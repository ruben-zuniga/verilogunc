==> flow/design.v <==
`timescale 1ns/100ps
module count_v2
    #(
        parameter   DATA_WIDTH = 32,
        parameter   SW_WIDTH = 4
    )
    (
        output                  o_valid,
        input   [SW_WIDTH-2:0]  i_sw,
        input                   i_reset,
        input                   clock
    );
    localparam R0 = (2**(DATA_WIDTH-10))-1;
    localparam R1 = (2**(DATA_WIDTH-11))-1;
    localparam R2 = (2**(DATA_WIDTH-12))-1;
    localparam R3 = (2**(DATA_WIDTH-13))-1;
    wire                        comp_reset;
    reg    [DATA_WIDTH-1:0]     count_data;
    reg    [DATA_WIDTH-1:0]     mux_data;
    always@(*) begin
        case (i_sw[2:1])
            2'b00:  mux_data = R0;
            2'b01:  mux_data = R1;
            2'b10:  mux_data = R2;
            2'b11:  mux_data = R3;
        endcase
    end
    assign  o_valid     = (count_data == mux_data)? 1'b1 : 1'b0;
    assign  comp_reset  = (count_data == mux_data)? 1'b1 : 1'b0;
    always @(posedge clock) begin
        if(!i_reset && !comp_reset) begin
            if(i_sw[0])
                count_data  <= count_data + {{DATA_WIDTH-1{1'b0}}, 1'b1};
            else
                count_data  <= count_data;
        end
        else
            count_data <= {DATA_WIDTH{1'b0}};
    end
endmodule
`timescale 1ns/100ps
module shiftreg_v2
    #(
        parameter   LED_WIDTH = 4
    )
    (
        output reg  [3:0]   o_led,
        input               i_valid,
        input               i_reset,
        input               clock
    );
    always @(posedge clock) begin
        if(!i_reset) begin
            if(i_valid) begin
                o_led    <= o_led << 1;
                o_led[0] <= o_led[LED_WIDTH-1];
            end else
                o_led <= o_led;
        end 
        else 
            o_led <= {{LED_WIDTH{1'b0}}, 1'b1};
    end
endmodule
`timescale 1ns/100ps
module top
    #(
        parameter   DATA_WIDTH  = 32,
        parameter   SW_WIDTH    = 4,
        parameter   LED_WIDTH   = 4
    )
    (
        output      [LED_WIDTH-1:0] o_led,
        output reg  [LED_WIDTH-1:0] o_led_b,
        output reg  [LED_WIDTH-1:0] o_led_g,
        input       [SW_WIDTH-1:0]  i_sw,
        input                       i_reset,
        input                       clock
    );
    wire                    valid;
    wire    [LED_WIDTH-1:0] led;
    always@(*) begin
        if(i_sw[SW_WIDTH-1]) begin
            o_led_b = led;
            o_led_g = 4'b0;
        end else begin
            o_led_b = 4'b0;
            o_led_g = led;
        end
    end
    count_v2 #(
        .DATA_WIDTH(DATA_WIDTH),
        .SW_WIDTH(SW_WIDTH)
    )
    u_count_v2(
        .o_valid(valid),
        .i_sw(i_sw[2:0]),
        .clock(clock),
        .i_reset(i_reset)        
    );
    shiftreg_v2 #(
        .LED_WIDTH(LED_WIDTH)
    )
    u_shiftreg_v2(
        .o_led(led),
        .i_valid(valid),
        .i_reset(i_reset),
        .clock(clock)
    );
    assign  o_led = led;
endmodule
# Step by step through the tools: top
# The steps from the RTL of top to its reports follow in flow order.
# Lines are those of the file above, counted from 1.
# Cell names lack the library's common part.
# The mark n/a stands for no value.
[inputs]
design = "top"
clk_port = "clock"
cell_library = "sky130hd"
lib_corner = "tt_025C_1v80"

# After elaboration
# Yosys after proc, flatten, opt, wreduce and memory -nomap, before mapping. Enables and synchronous resets that opt folds into registers are not counted as muxes. Memory bits, and registers merged into a memory's read port (data or address), are not among the register bits. Print and check cells are not counted. Equal cells are merged and count once.
[word_totals]
register_bits = 36
input_bits = 6
output_inout_bits = 12
word_cells = 16
[op_classes]
n_addsub = 1
eq_ne = 4
muxes = 4
n_reduce_logical = 4
[op_table]
columns = ["operator", "n"]
rows = [
  ["parallel mux 32 bit (select 4 bit)", 1],
  ["adder 32 x 1 -> 32 bit with constant B", 1],
  ["equality test 32 bit", 1],
  ["2-to-1 mux 4 bit", 2],
  ["equality test 2 bit with constant B", 2],
  ["logical NOT 1 bit", 2],
  ["equality test 2 x 1 -> 1 bit with constant B", 1],
  ["logical NOT 2 bit", 1],
  ["logical AND 1 bit", 1],
  ["2-to-1 mux 1 bit", 1],
]

# Longest topological paths
# Longest topological path by Yosys (ltp), each cell counted once; first at word level (registers and memories cut), then after technology mapping (sequential cells cut; the memories' decode and read muxes count).
[depth]
word_depth = 6
ABC_AREA = 0
ltp_mapped = 7
mapped_depth_nobuf = 6

# Synthesis result
# The flow's flattened synthesis, as Yosys stat reports it; memories are mapped. The netlist is that of the ABC_AREA named above (0 if unset); the other value can give another one.
# The area totals of this step are shown rounded.
[synth_totals]
stdcells = 208
yosys_area_um2 = 1800
seq_area_um2 = 720
flip_flops = 36
n_buf = 7
[by_type]
columns = ["cell_type", "n", "area_total_um2"]
rows = [
  ["dfxtp_1", 36, 720.691],
  ["xor2_1", 25, 218.96],
  ["nor2_1", 34, 127.622],
  ["nand4_1", 14, 87.584],
  ["nand3_1", 14, 70.067],
  ["mux2i_1", 5, 50.048],
  ["nand2_1", 13, 48.797],
  ["and2_1", 6, 37.536],
  ["a21oi_1", 7, 35.034],
  ["and3_1", 5, 31.28],
  ["xnor2_1", 3, 26.275],
  ["nand2b_1", 4, 25.024],
  ["nor2b_1", 4, 25.024],
  ["nor4_1", 4, 25.024],
  ["o21ai_0", 5, 25.024],
  ["or3_1", 4, 25.024],
  ["buf_4", 3, 22.522],
  ["nand4_4", 1, 21.27],
]
# Other cell types: 17; their cells: 21.
# The figures by module come from a second, unflattened synthesis with its own total; it is not the netlist above.
[hier_totals]
cells_unflattened = 218
area_unflattened_um2 = 1900
# Rows give one instance, submodules left out.
[by_module]
columns = ["module", "n_inst", "n_cells", "mod_area_um2", "seq_area_um2"]
rows = [
  ["count_v2", 1, 197, 1700, 640],
  ["shiftreg_v2 (LED_WIDTH=4)", 1, 13, 140, 80],
  ["top", 1, 8, 50, 0.0],
]

# Path before layout
# OpenSTA on the mapped netlist: ideal clock, no wires. The path of least setup slack (recovery checks aside). Input and output delay are each 20% of the period. Register names are those of the netlist, which keeps one name where synthesis merged equal registers.
[synth_path]
path_type = "register -> register"
start = "reg u_count_v2.count_data[0]"
end = "reg u_count_v2.count_data[25]"
clock_period_ps = 2140
setup_ps = 122
t_first_pin_ps = 0
arrival_ps = 1668
required_ps = 2018
slack_ps = 350
path_delay_ps = 1790
stages = 8
path_buffers = 1
synth_period_reached_ps = 1790
# "path_delay_ps" = arrival - input delay + setup time.
# "stages" counts driving pins, that of a launching flip-flop among them; a cell with two outputs on the path counts twice.
# "synth_period_reached_ps" is the clock period less the worst setup slack; recovery checks do not enter. This is arithmetic on one report: input and output delays are still those of the set period (20% each).
# The rows between start and end are the longest chain of elaborated cells between them; the timing report does not say that the signal goes this way. Where chains are equally long, one stands for them.
# A line is the first line of the expression or statement that the cell stems from. Yosys adds cells for indexed reads and writes and turns some case tables into memories.
# A register here has more assigning lines than the two given.
[synth_via]
cell_sequence = "dfxtp_1 -> ha_1 -> nor4bb_1 -> nand4_1 -> or4_1 -> o21bai_2 -> buf_4 -> a21oi_1"
elab_chain_len = 4
cone_cells = 5
cone_classes = "1 x add/sub; 1 x eq/ne; 1 x mux; 2 x reduce/logical"
[synth_rtl]
columns = ["element", "line", "rtl"]
rows = [
  ["start: declaration", 18, "reg    [DATA_WIDTH-1:0]     count_data;"],
  ["start: assignment", 33, "count_data  <= count_data + {{DATA_WIDTH-1{1'b0}}, 1'b1};"],
  ["start: assignment", 35, "count_data  <= count_data;"],
  ["equality test 32 bit", 29, "assign  comp_reset  = (count_data == mux_data)? 1'b1 : 1'b0;"],
  ["2-to-1 mux 1 bit", 29, ""],
  ["logical NOT 1 bit", 31, "if(!i_reset && !comp_reset) begin"],
  ["logical AND 1 bit", 31, ""],
  ["end: assignment", 33, ""],
  ["end: assignment", 35, ""],
  ["end: declaration", 18, ""],
]

# Timing after layout
# From the final timing report of flow run A: the path of least setup slack in the routed layout; clock arrival at registers is part of the times.
# The path's times are printed in steps of 10 ps; the period is the one set.
[layout_path]
path_type = "input -> register"
start = "in i_sw[2]"
end = "reg u_count_v2.count_data[9]"
clock_period_ps = 2030
in_delay_ps = 410
setup_ps = 100
t_first_pin_ps = 410
arrival_ps = 2160
required_ps = 2210
slack_ps = 50
stages = 7
path_buffers = 2
# The rows between start and end are the longest chain of elaborated cells between them; the timing report does not say that the signal goes this way. Where chains are equally long, one stands for them.
# A register here has more assigning lines than the two given.
[layout_via]
cell_sequence = "clkdlybuf4s50_1 -> nand2_1 -> xor2_1 -> or4_4 -> o21bai_4 -> buf_4 -> nor2_1"
elab_chain_len = 6
cone_cells = 9
cone_classes = "4 x eq/ne; 2 x mux; 3 x reduce/logical"
[layout_rtl]
columns = ["element", "line", "rtl"]
rows = [
  ["start: declaration", 75, "input       [SW_WIDTH-1:0]  i_sw,"],
  ["equality test 2 bit", 21, "case (i_sw[2:1])"],
  ["parallel mux 32 bit (select 4 bit)", 21, ""],
  ["equality test 32 bit", 29, "assign  comp_reset  = (count_data == mux_data)? 1'b1 : 1'b0;"],
  ["2-to-1 mux 1 bit", 29, ""],
  ["logical NOT 1 bit", 31, "if(!i_reset && !comp_reset) begin"],
  ["logical AND 1 bit", 31, ""],
  ["end: assignment", 33, "count_data  <= count_data + {{DATA_WIDTH-1{1'b0}}, 1'b1};"],
  ["end: assignment", 35, "count_data  <= count_data;"],
  ["end: declaration", 18, "reg    [DATA_WIDTH-1:0]     count_data;"],
]

# Below are 2 stored runs of the flow (Yosys, OpenROAD; platform sky130hd) on top, each with its settings and what was measured, unordered. Constraints: input delay and output delay 20% of the set period each, output load 0.01 pF.
# Measured values are rounded.

[[run]]
name = "flow run A"
[run.settings]
period_ns = 2.03
CORE_UTILIZATION = 47
CAP_MARGIN = 20
CORE_MARGIN = 2
SLEW_MARGIN = 20
[run.results]
finalCellArea_um2 = 2200
synthArea_um2 = 1800
final_setup_tns_ps = 0
fin_ws_ps = 47
dieArea_um2 = 4400

[[run]]
name = "flow run B"
[run.settings]
period_ns = 1.12
CORE_UTILIZATION = 50
PLACE_DENSITY = 0.62
CORE_MARGIN = 9
CELL_PAD_IN_SITES_GLOBAL_PLACEMENT = 1
ABC_AREA = 1
GPL_TIMING_DRIVEN = 0
GPL_ROUTABILITY_DRIVEN = 0
MIN_ROUTING_LAYER = "met2"
CAP_MARGIN = 20
SLEW_MARGIN = 20
[run.results]
finalCellArea_um2 = 3200
synthArea_um2 = 2200
final_setup_tns_ps = -17000
fin_ws_ps = -490
dieArea_um2 = 7100
